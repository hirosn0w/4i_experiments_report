==> flow/design.v <==
`timescale 1ns / 1ps
module Display_7seg(
    input CLK,               
    input RESET,             
    input [3:0] D3,          
    input [3:0] D2,          
    input [3:0] D1,          
    input [3:0] D0,          
    output [6:0] SEG_OUT,    
    output [3:0] ANODE       
);
    parameter division_ratio = 32'd100_000; 
    reg [31:0] count;        
    wire carry;              
    reg [3:0] place;         
    wire [3:0] disp_val;     
    always @(posedge CLK or posedge RESET) begin
        if (RESET == 1'b1) begin
            count <= 32'd0;
        end else if (carry == 1'b1) begin
            count <= 32'd0;
        end else begin
            count <= count + 1'b1;
        end
    end
    assign carry = (count == division_ratio) ? 1'b1 : 1'b0;
    always @(posedge CLK or posedge RESET) begin
        if (RESET == 1'b1) begin
            place <= 4'b1110;  
        end else if (carry == 1'b1) begin
            place <= {place[2:0], place[3]};
        end
    end
    assign ANODE = place;
    function [3:0] seg_value;
        input [3:0] pl;
        input [3:0] d3, d2, d1, d0;
        begin
            case (pl)
                4'b1110: seg_value = d0;  
                4'b1101: seg_value = d1;  
                4'b1011: seg_value = d2;  
                4'b0111: seg_value = d3;  
                default: seg_value = 4'b0000;
            endcase
        end
    endfunction
    assign disp_val = seg_value(place, D3, D2, D1, D0);
    function [6:0] seg_dec;
        input [3:0] val;
        begin
            case (val)
                4'h0: seg_dec = 7'b1000000;  
                4'h1: seg_dec = 7'b1111001;  
                4'h2: seg_dec = 7'b0100100;  
                4'h3: seg_dec = 7'b0110000;  
                4'h4: seg_dec = 7'b0011001;  
                4'h5: seg_dec = 7'b0010010;  
                4'h6: seg_dec = 7'b0000010;  
                4'h7: seg_dec = 7'b1011000;  
                4'h8: seg_dec = 7'b0000000;  
                4'h9: seg_dec = 7'b0010000;  
                default: seg_dec = 7'b0000110; 
            endcase
        end
    endfunction
    assign SEG_OUT = seg_dec(disp_val);
endmodule
Reports on Display_7seg --
Tool output for the design above, in the order of the flow. Lines are those of the file above, counted from 1. Operators carry their Yosys type and port widths (W data, S select, Z words). Library cell names are shortened. The mark n/a stands for no value.
Set-up: design top Display_7seg, clock CLK, library sky130hd, library corner tt_025C_1v80

Elaborated design --
Source: Yosys, flattened and elaborated, memories not mapped. Widths are those after wreduce; folded enables and synchronous resets count as part of the registers. Registers that Yosys merges into a memory's read port (data or address) are not register bits. Print and check cells do not count. Equal cells are merged and count once. Yosys's memory passes give these memory sizes; they may raise the number of words (mostly to a power of two), join words into wider ones and drop unused or constant bits.
Bit counts: flip-flop bits (word level) 36, ROM bits 112, memory cells 1, input port bits 18, output and inout bits 11, word-level cells 12
Memory list:
- (no name shown) | words 16, bits a word 7, rd ports 1, wr ports 0, RTL line 52 | case (val)
Cells by class: add/sub/neg operators 1, equal/unequal tests 5, multiplexer cells 3
Operators by type and width (count):
- $add A32 B1 Y32 const B | 1
- $eq A32 B17 Y1 const B | 1
- $mux W32 | 1
- $pmux W4 S4 | 1
- $eq A4 B4 Y1 const B | 3
- $eq A4 B3 Y1 const B | 1
- $mux W1 | 1

Depth --
Longest topological path by Yosys (ltp), each cell counted once; first at word level (registers and memories cut), then after technology mapping (sequential cells cut; the memories' decode and read muxes count).
Logic depth: word-level depth 3, ABC_AREA 0, depth in mapped cells 9

Netlist --
Yosys stat after the flow's synthesis: flattened, memories mapped to cells. It holds for the ABC_AREA given above (unset counts as 0); a run with the other value may have another netlist. Totals and module areas in this step are rounded.
Synthesis totals: cell count 196, synthesis area 2040 um^2, sequential part of the area 905 um^2, flip-flop cells 36, buffers 4
Cell types (count):
- dfrtp_1 | 33
- xnor2_1 | 17
- xor2_1 | 13
- dfstp_2 | 3
- ha_1 | 6
- nor2_1 | 20
- nand3_1 | 14
- nand2_1 | 14
- nand4_1 | 8
- mux2_2 | 4
- nor4b_1 | 5
- nor4_4 | 2
- inv_1 | 10
- a22o_1 | 3
- o2bb2ai_1 | 3
- nor3_1 | 5
- and3_2 | 3
- nand4_4 | 1
Not listed: further types 22, cells in them 32.

Path before layout --
Source: OpenSTA report_checks on the synthesized netlist (no wires, ideal clock, input and output delay 20% of the period each), path of least setup slack; recovery checks are left aside. Register names are those of the netlist, which keeps one name where synthesis merged equal registers.
Timing path after synthesis: kind flip-flop to output port, from reg place[1], to out SEG_OUT[4], clock period 2.79 ns, output delay 0.558 ns, time at the first pin 0.000 ns, arrival 2.105 ns, data required time 2.232 ns, path slack 0.127 ns, delay of the path 2.105 ns, stages on the path 9, buffers on the path 1, synthesis period reached 2.663 ns
"delay of the path" is the arrival time less input delay plus setup time. At an output port there is no setup time. "stages on the path": output pins that drive a net of the path, with the launching flip-flop's if there is one; two outputs of one cell count as two. "synthesis period reached" is the clock period less the worst setup slack; recovery checks do not enter. This is arithmetic on one report: input and output delays are still those of the set period (20% each). The rows between start and end are the longest chain of elaborated cells between them; the timing report does not say that the signal goes this way. Where chains are equally long, one stands for them. A line is the first line of the expression or statement that the cell stems from. Yosys adds cells for indexed reads and writes and turns some case tables into memories. A memory read counts as a cell of the chain, while the word-level depth stops at memories.
On the way, after synthesis: cell sequence dfstp_2 buf_4 and4b_1 o2bb2ai_1 a31oi_1 inv_1 ha_1 mux2_1 mux2i_1, length of the longest elaborated chain 3
Ends and longest elaborated chain, after synthesis:
- start, declared | RTL line 15 | reg [3:0] place;
- start, assigned | RTL line 29 | place <= 4'b1110;
- start, assigned | RTL line 31 | place <= {place[2:0], place[3]};
- $eq A4 B3 Y1 | RTL line 39 | case (pl)
- $pmux W4 S4 | RTL line 39
- $mem_v2 Z16 W7 | RTL line 52 | case (val)
- end, declared | RTL line 9 | output [6:0] SEG_OUT,

Timing after layout --
Path of least setup slack in the final report of run B (OpenROAD, finished layout, wires in). Where an end is a register, its clock arrival counts in the times.
Timing path after layout: kind input port to output port, from in D2[1], to out SEG_OUT[4], clock period 3.15 ns, external input delay 0.63 ns, output delay 0.63 ns, time at the first pin 0.63 ns, arrival 2.30 ns, data required time 2.52 ns, path slack 0.22 ns, stages on the path 8, buffers on the path 2
The rows between start and end are the longest chain of elaborated cells between them; the timing report does not say that the signal goes this way. Where chains are equally long, one stands for them. A memory read counts as a cell of the chain, while the word-level depth stops at memories.
On the way, after layout: cell sequence clkdlybuf4s50_1 a22o_1 a31oi_4 inv_2 ha_4 mux2_4 mux2i_1 buf_2, length of the longest elaborated chain 2
Ends and longest elaborated chain, after layout:
- start, declared | RTL line 6 | input [3:0] D2,
- $pmux W4 S4 | RTL line 39 | case (pl)
- $mem_v2 Z16 W7 | RTL line 52 | case (val)
- end, declared | RTL line 9 | output [6:0] SEG_OUT,

Memo
Re: implementation data of Display_7seg

Measured results for Display_7seg: 2 stored runs of the Yosys and OpenROAD flow on sky130hd. The settings differ; the order carries no meaning. The constraints put input and output delay at 20% of the set period each and load the outputs with 0.01 pF.
By "allowed time less slack (worst setup path)" is meant the share of the clock period that the worst setup path is allowed (20% is reserved at inputs, 20% at outputs), minus its slack. Clock arrival times at its registers enter into it.
"overall power": no workload was simulated; the value follows from the tool's default switching activity.
The results are shown rounded.

* Run A | settings: period_ns 4.57; CORE_UTILIZATION 64; SETUP_SLACK_MARGIN 0.3; HOLD_SLACK_MARGIN 0.16; CORE_ASPECT_RATIO 1.13; CELL_PAD_IN_SITES_GLOBAL_PLACEMENT 3; GPL_ROUTABILITY_DRIVEN 0; CTS_CLUSTER_SIZE 76; CTS_CLUSTER_DIAMETER 236; SLEW_MARGIN 5; MAX_ROUTING_LAYER met5; CAP_MARGIN 20; CORE_MARGIN 2 | no results, placement failed with GPL-0301
* Run B | settings: period_ns 3.15; SETUP_SLACK_MARGIN 0.25; CAP_MARGIN 20; CORE_MARGIN 2; CORE_UTILIZATION 40; SLEW_MARGIN 20 | results: allowed time less slack (worst setup path) 1.67 ns; worst path kind input port to output port; area of the synthesized netlist 2040 um^2; overall power 0.842 mW; total negative setup slack 0.000 ns; area inside the die boundary 5700 um^2; setup slack of the critical path 0.221 ns; standard-cell area after layout 2720 um^2
